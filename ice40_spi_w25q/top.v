==> flow/design.v <==
`timescale 10ns/1ns  
module spi_w25q_read_32b (
    input wire clk,  
    input wire start,  
    input wire [23:0] mem_addr,  
    output wire [31:0] mem_data,  
    output wire busy,  
    output wire spi_sck,   
    output wire spi_cs_n,  
    output wire spi_copi,  
    input  wire spi_cipo   
);
    localparam IC_CMD = 8'h03;  
    localparam SPI_COPI_IDLE = 1'b0;  
    reg [31:0] shiftr;
    reg [6:0] clk_cnt;
    assign mem_data = {shiftr[7:0], shiftr[15:8], shiftr[23:16], shiftr[31:24]};
    assign busy = !spi_cs_n;
    assign spi_cs_n = clk_cnt[6] && !start;  
    assign spi_sck = !(clk || clk_cnt[6] || start);  
    assign spi_copi = (clk_cnt[6] || clk_cnt[5]) ? SPI_COPI_IDLE : shiftr[31];
    initial begin
        clk_cnt[6] = 1'b1;
    end
    always @(posedge clk) begin
        if (start) begin
            shiftr <= {IC_CMD[7:0], mem_addr[23:0]};
            clk_cnt <= 7'd0;
        end else if (!clk_cnt[6]) begin
            shiftr <= {shiftr[30:0], spi_cipo};
            clk_cnt <= clk_cnt + 7'd1;
        end
    end
endmodule
module top(input wire CLK, output wire LED,
    output wire SPI_CLK,   
    output wire SPI_CS_N,  
    output wire SPI_COPI,  
    input wire SPI_CIPO,  
    output wire DSPI_CLK,   
    output wire DSPI_CS_N,  
    output wire DSPI_COPI,  
    output wire DSPI_CIPO  
);
    localparam TEST_ADDR = 24'h010000; localparam TEST_DATA = 32'h464c457f;
    reg start;  
    reg [23:0] mem_addr;
    wire busy;
    reg [31:0] mem_data;
    reg indc;
    reg didexec;
    reg [25:0] timer_counter;
    assign LED = indc;
    assign DSPI_CLK = SPI_CLK;
    assign DSPI_CS_N = SPI_CS_N;
    assign DSPI_COPI = SPI_COPI;
    assign DSPI_CIPO = SPI_CIPO;
    spi_w25q_read_32b spi_flash_ctrl(.clk(CLK), .start(start),
        .mem_addr(mem_addr), .mem_data(mem_data), .busy(busy),
        .spi_sck(SPI_CLK), .spi_cs_n(SPI_CS_N), .spi_copi(SPI_COPI), .spi_cipo(SPI_CIPO));
    initial begin
        mem_addr = TEST_ADDR;
        start = 1'b0;
        indc = 1'b0;
        timer_counter = 0;
        didexec = 0;
    end
    always @(posedge CLK) begin
        if (!timer_counter[24]) begin
            if (!start && !busy && !didexec) begin
                start <= 1'b1;
                didexec <= 1;
            end else if (start && busy) begin
                start <= 1'b0;
            end
        end else begin
            didexec <= 0;
        end
        indc <= (!busy && (mem_data == TEST_DATA)) ? 1'b1 : 1'b0;
        timer_counter <= timer_counter + 1;
    end
endmodule
* Reports on top
The steps from the RTL of top to its reports follow in flow order. Line numbers count from 1 in the design file above. Library cell names are shortened. A cell with n/a has no value.
Inputs: design top top, clock CLK, library sky130hd, corner tt_025C_1v80

* Word-level counts
Counts by Yosys on the flattened word-level netlist (proc, flatten, opt, wreduce; memories kept). Register bits leave out memories and registers merged into their read ports (data or address). Print and check cells are left out. Cells with the same type and inputs are merged into one.
Operators by class: $mul 0, bitwise gates (word level) 1, magnitude comparators 0, muxes and demuxes 4, $add $sub $neg 2, eq/ne operators 1, reduce/logical cells 14, shifts and indexed selects 0, divide/modulo/power cells 0
Operators with widths (count):
- 32-bit by 31-bit equality test with 1-bit output (second input constant) | 1
- 26-bit by 1-bit adder with 26-bit output (second input constant) | 1
- 7-bit by 1-bit adder with 7-bit output (second input constant) | 1
- 7-bit 2-to-1 mux | 1
- 1-bit logical AND | 5
- 1-bit logical NOT | 4
- 1-bit logical OR | 3
- 1-bit 2-to-1 mux | 3
- 2-bit AND reduction | 1
- 2-bit nonzero test | 1
- 1-bit NOT | 1
Bit counts: bits in read-only memories 0, elaborated cells 29, RAM bits 0, output and inout port bits 8, bits in latches 0, word width x clocked read ports 0, register bits after elaboration 68, memory cells 0

* Logic depth
Depth = most cells in a row (Yosys ltp): at word level without a register or memory, in the mapped netlist without a sequential cell, where the memories' decode and read muxes count.
Logic depth: depth after elaboration 6, ABC_AREA 0, depth in mapped cells 6, mapped depth without buffers 5

* Mapped cells and area
Source: synth_stat.txt of the flow (Yosys; design flattened, memories mapped). It holds for the ABC_AREA given above (unset counts as 0); a run with the other value may have another netlist. The area totals of this step are shown rounded.
Cell types:
- dfxtp_1 | count 66, area in all 1.32E+03 um^2
- mux2i_1 | count 30, area in all 300.288 um^2
- nor2_1 | count 43, area in all 161.405 um^2
- xor2_1 | count 15, area in all 131.376 um^2
- xnor2_1 | count 12, area in all 105.101 um^2
- buf_4 | count 7, area in all 52.55 um^2
- nand3_1 | count 10, area in all 50.048 um^2
- nor3_1 | count 9, area in all 45.043 um^2
- nand4b_1 | count 4, area in all 35.034 um^2
- nor2b_1 | count 5, area in all 31.28 um^2
- edfxtp_1 | count 1, area in all 30.029 um^2
- a211o_1 | count 3, area in all 26.275 um^2
- and4_1 | count 3, area in all 26.275 um^2
- nand2_1 | count 7, area in all 26.275 um^2
- ha_1 | count 2, area in all 25.024 um^2
- nand4_4 | count 1, area in all 21.27 um^2
- nor4_4 | count 1, area in all 21.27 um^2
- nor4bb_1 | count 2, area in all 20.019 um^2
Other cell types: 16; their cells: 30.
Synthesis totals: mapped cells 251, cell area after synthesis 2620 um^2, sequential part of the area 1350 um^2, mapped flip-flops 67
By module: a second synthesis without flattening, with its own total; a netlist apart from the flattened one above.
Second synthesis, totals: cell total of the unflattened synthesis 232, area (unflattened synthesis) 2840 um^2
Each row is one instance without its submodules.
Modules:
- spi_w25q_read_32b | seq. area 1020 um^2, times used 1, area 1620 um^2, cells 111
- top | seq. area 571 um^2, times used 1, area 1220 um^2, cells 121

Add stored flow runs of top

Flow measurements of top on sky130hd: 2 stored runs with different settings, listed in no order. Input and output delays are each 20% of the period that was set; the output load is 0.01 pF.
"achieved clock period" means the clock period less the worst setup slack. The figure is calculated, with input and output delays left at 20% of the set period.
"critical path time" means the part of the period allowed to the worst setup path (the constraints hold back 20% at inputs and 20% at outputs) less its slack; where the path has registers, the arrival times of their clocks count too.
"total power of the final layout": no workload was simulated; the value follows from the tool's default switching activity.
"critical path time" is known to 10 ps.
The measured numbers are rounded.

* Run A | settings: period_ns 2.56; CORE_UTILIZATION 39; PLACE_DENSITY 0.53; CORE_ASPECT_RATIO 1.2; CORE_MARGIN 5; TNS_END_PERCENT 80; CTS_CLUSTER_SIZE 54; CAP_MARGIN 25; SLEW_MARGIN 20 | results: standard-cell area after layout 3070 um^2; utilization of the finished layout 0.473; chip area after synthesis (Yosys) 2620 um^2; final worst hold slack 410 ps; setup TNS 0 ps; setup slack of the critical path 118 ps; total die area 8460 um^2; total power of the final layout 2420 µW
* Run B | settings: period_ns 1.38; CORE_UTILIZATION 61; PLACE_DENSITY_LB_ADDON 0.15; CORE_ASPECT_RATIO 0.87; CORE_MARGIN 2; CELL_PAD_IN_SITES_GLOBAL_PLACEMENT 1; TNS_END_PERCENT 25; GPL_TIMING_DRIVEN 0; CTS_CLUSTER_DIAMETER 127; SLEW_MARGIN 30; MAX_ROUTING_LAYER met5; CAP_MARGIN 20 | results: utilization of the finished layout 0.81; achieved clock period 1797 ps; standard-cell area after layout 3390 um^2; setup slack of the critical path -417 ps; critical path time 1520 ps; type of the worst setup path register to output; total power of the final layout 4710 µW; final worst hold slack 465 ps; setup TNS -2100 ps; chip area after synthesis (Yosys) 2620 um^2; total die area 4840 um^2
